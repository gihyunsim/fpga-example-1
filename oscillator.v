==> flow/design.v <==
module oscillator (
    input wire clk,
    input wire pulse,        
    output reg dg_out1,      
    output reg dg_out2,      
    output reg dg_out3,      
    output reg pg_out        
);
    reg [15:0] counter = 0;
    always @(posedge clk) begin
        if (pulse) begin
            counter <= 0;
        end else begin
            counter <= counter + 1;
        end
        if (counter == 0) begin
            dg_out1 <= 0;
            dg_out2 <= 0;
            dg_out3 <= 0;
            pg_out  <= 0;
        end
        if (counter == 10) begin
            dg_out1 <= 1;
        end else if (counter == 20) begin
            dg_out1 <= 0;
        end
        if (counter == 33) begin
            dg_out1 <= 1;
        end else if (counter == 43) begin
            dg_out1 <= 0;
        end
        if (counter == 15) begin
            dg_out2 <= 1;
        end else if (counter == 30) begin
            dg_out2 <= 0;
        end
        if (counter == 20) begin
            dg_out3 <= 1;
        end else if (counter == 40) begin
            dg_out3 <= 0;
        end
        if (counter == 23) begin
            pg_out <= 1;
        end else if (counter == 24) begin
            pg_out <= 0;
        end
    end
endmodule
; From RTL to reports: oscillator
; What the tools print for oscillator, step after step.
; Line numbers count from 1 in the design file above.
; Operators: Yosys type, input widths -> output width; for muxes data width and select width s.
; Library cell names are shortened.
; The mark n/a stands for no value.
[setup]
design = oscillator
clk_port = clk
library = sky130hd
lib_corner = tt_025C_1v80

; Word-level counts
; Source: Yosys, flattened and elaborated, memories not mapped. Widths are those after wreduce. Registers that Yosys merges into a memory's read port (data or address) are not register bits. Print and check cells do not count. Equal cells are merged and count once.
[word_totals]
register_bits = 20
out_inout_bits = 4
in_bits = 2
[op_classes]
reduce_logical = 5
mux = 7
add_sub_neg = 1
n_eq = 9
[op_table]
columns = operator, n
row1 = $eq 16x5->1 const B, 4
row2 = $eq 16x6->1 const B, 3
row3 = $eq 16x4->1 const B, 2
row4 = $add 16x1->16 const B, 1
row5 = $logic_not 16->1, 1
row6 = $mux 1, 7
row7 = $reduce_bool 2->1, 3
row8 = $reduce_bool 4->1, 1

; Depth
; Longest topological path by Yosys (ltp), each cell counted once; first at word level (registers and memories cut), then after technology mapping (sequential cells cut; the memories' decode and read muxes count).
[depth]
depth_word = 5
abc_area = 1
depth_mapped = 9
depth_no_buf = 8

; Netlist
; The flow's flattened synthesis, as Yosys stat reports it; memories are mapped. The netlist is that of the ABC_AREA named above (0 if unset); the other value can give another one.
; Totals and module areas in this step are rounded.
[mapped]
stdcells = 164
ff_cells = 20
area_mm2 = 0.0011
seq_area_mm2 = 0.0004
n_buf = 3
[types]
columns = cell, n, area_total_um2
row1 = dfxtp_1, 20, 400.384
row2 = nor2_1, 33, 123.869
row3 = nand2_1, 31, 116.362
row4 = nand3_1, 15, 75.072
row5 = inv_1, 19, 71.318
row6 = a21oi_1, 10, 50.048
row7 = ha_1, 4, 50.048
row8 = nand4_1, 6, 37.536
row9 = o21ai_0, 7, 35.034
row10 = nor3_1, 4, 20.019
row11 = nand2_2, 2, 12.512
row12 = nor2_4, 1, 11.261
row13 = nand3_2, 1, 10.01
row14 = nor3_2, 1, 10.01
row15 = xnor2_1, 1, 8.758
row16 = xor2_1, 1, 8.758
row17 = buf_4, 1, 7.507
row18 = inv_2, 2, 7.507
; Other cell types: 5; their cells: 5.

; Timing after synthesis
; Source: OpenSTA report_checks on the synthesized netlist (no wires, ideal clock, input and output delay 20% of the period each), path of least setup slack; recovery checks are left aside. Register names are those of the netlist, which keeps one name where synthesis merged equal registers.
[synth_timing]
path_kind = register -> register
startpoint = reg counter[0]
endpoint = reg counter[14]
t_first_pin_ns = 0.000
slack_ns = 0.656
setup_ns = 0.132
clock_period_ns = 1.92
arrival_ns = 1.132
t_required_ns = 1.788
delay_ns = 1.264
driving_pins = 9
synth_period_reached_ns = 1.264
; "delay_ns" is the arrival time less input delay plus setup time.
; "driving_pins" counts driving pins, that of a launching flip-flop among them; a cell with two outputs on the path counts twice.
; "synth_period_reached_ns" = period - worst setup slack (recovery checks aside). The figure is calculated, with input and output delays left at 20% of the set period.
; The rows between start and end are the longest chain of elaborated cells between them; the timing report does not say that the signal goes this way. Where chains are equally long, one stands for them.
; A line is the first line of the expression or statement that the cell stems from. Yosys adds cells for indexed reads and writes and turns some case tables into memories.
[synth_via]
cell_sequence = dfxtp_1 -> ha_1 -> nand2_1 -> inv_2 -> nand2_2 -> nor2_1 -> nand3_1 -> nand2_1 -> a21oi_1
elab_chain_len = 1
cells_between = 1
cone_lines = 1
[synth_rtl]
columns = item, line_no
row1 = start: declaration, 9  ; reg [15:0] counter = 0;
row2 = start: assignment, 12  ; counter <= 0;
row3 = start: assignment, 14  ; counter <= counter + 1;
row4 = $add 16x1->16, 14
row5 = end: assignment, 12
row6 = end: assignment, 14
row7 = end: declaration, 9

; Path in the finished layout
; From the final timing report of run 1: the path of least setup slack in the routed layout; clock arrival at registers is part of the times.
[layout_timing]
path_kind = register -> register
startpoint = reg counter[1]
endpoint = reg counter[12]
slack_ns = 0.12
arrival_ns = 1.61
setup_ns = 0.05
driving_pins = 7
clock_period_ns = 1.48
t_first_pin_ns = 0.31
t_required_ns = 1.73
; The rows between start and end are the longest chain of elaborated cells between them; the timing report does not say that the signal goes this way. Where chains are equally long, one stands for them.
[layout_via]
cell_sequence = dfxtp_1 -> ha_1 -> nand2_1 -> nor2_2 -> nand3_1 -> or2_0 -> a21oi_1
elab_chain_len = 1
cells_between = 1
cone_lines = 1
[layout_rtl]
columns = item, line_no
row1 = start: declaration, 9  ; reg [15:0] counter = 0;
row2 = start: assignment, 12  ; counter <= 0;
row3 = start: assignment, 14  ; counter <= counter + 1;
row4 = $add 16x1->16, 14
row5 = end: assignment, 12
row6 = end: assignment, 14
row7 = end: declaration, 9

; Measured data: module oscillator, platform sky130hd, 2 stored runs of the flow under differing settings, order arbitrary. Input and output delays are each 20% of the period that was set; the output load is 0.01 pF.
; By "clock_period_reached_ns" is meant the clock period of the run minus its worst setup slack. This is arithmetic on one report: input and output delays are still those of the set period (20% each).
; "worst_path_ns" = time allowed to the worst setup path (clock period - input delay - output delay, where it has them) - its slack; a late launch clock adds to it, a late capture clock takes from it.
; By "total_power_uw" is meant OpenSTA's value without simulated activity: inputs other than the clock are taken to toggle once in ten clock periods, and the tool carries that through the logic.
; Measured values are rounded.

[run 1: settings]
period_ns = 1.48
CORE_UTILIZATION = 32
PLACE_DENSITY = 0.6
CORE_MARGIN = 7
ABC_AREA = 1
CTS_CLUSTER_SIZE = 79
CAP_MARGIN = 10
MAX_ROUTING_LAYER = met5
SLEW_MARGIN = 20
[run 1: results]
total_power_uw = 940
synthesis_area_mm2 = 0.0011
worst_setup_slack_ns = 0.12
post_route_stdcell_area_mm2 = 0.0012
clock_period_reached_ns = 1.358
worst_path_ns = 1.36
path_kind = register -> register
design.die.area_mm2 = 0.0052

[run 2: settings]
period_ns = 1.44
CORE_UTILIZATION = 36
SETUP_SLACK_MARGIN = 0.39
PLACE_DENSITY = 0.71
CORE_MARGIN = 5
CELL_PAD_IN_SITES_GLOBAL_PLACEMENT = 2
GPL_TIMING_DRIVEN = 1
SLEW_MARGIN = 30
MAX_ROUTING_LAYER = met4
CAP_MARGIN = 20
[run 2: results]
total_power_uw = 1000
synthesis_area_mm2 = 0.001
worst_setup_slack_ns = -0.052
post_route_stdcell_area_mm2 = 0.0016
clock_period_reached_ns = 1.492
worst_path_ns = 1.49
path_kind = register -> register
design.die.area_mm2 = 0.0041
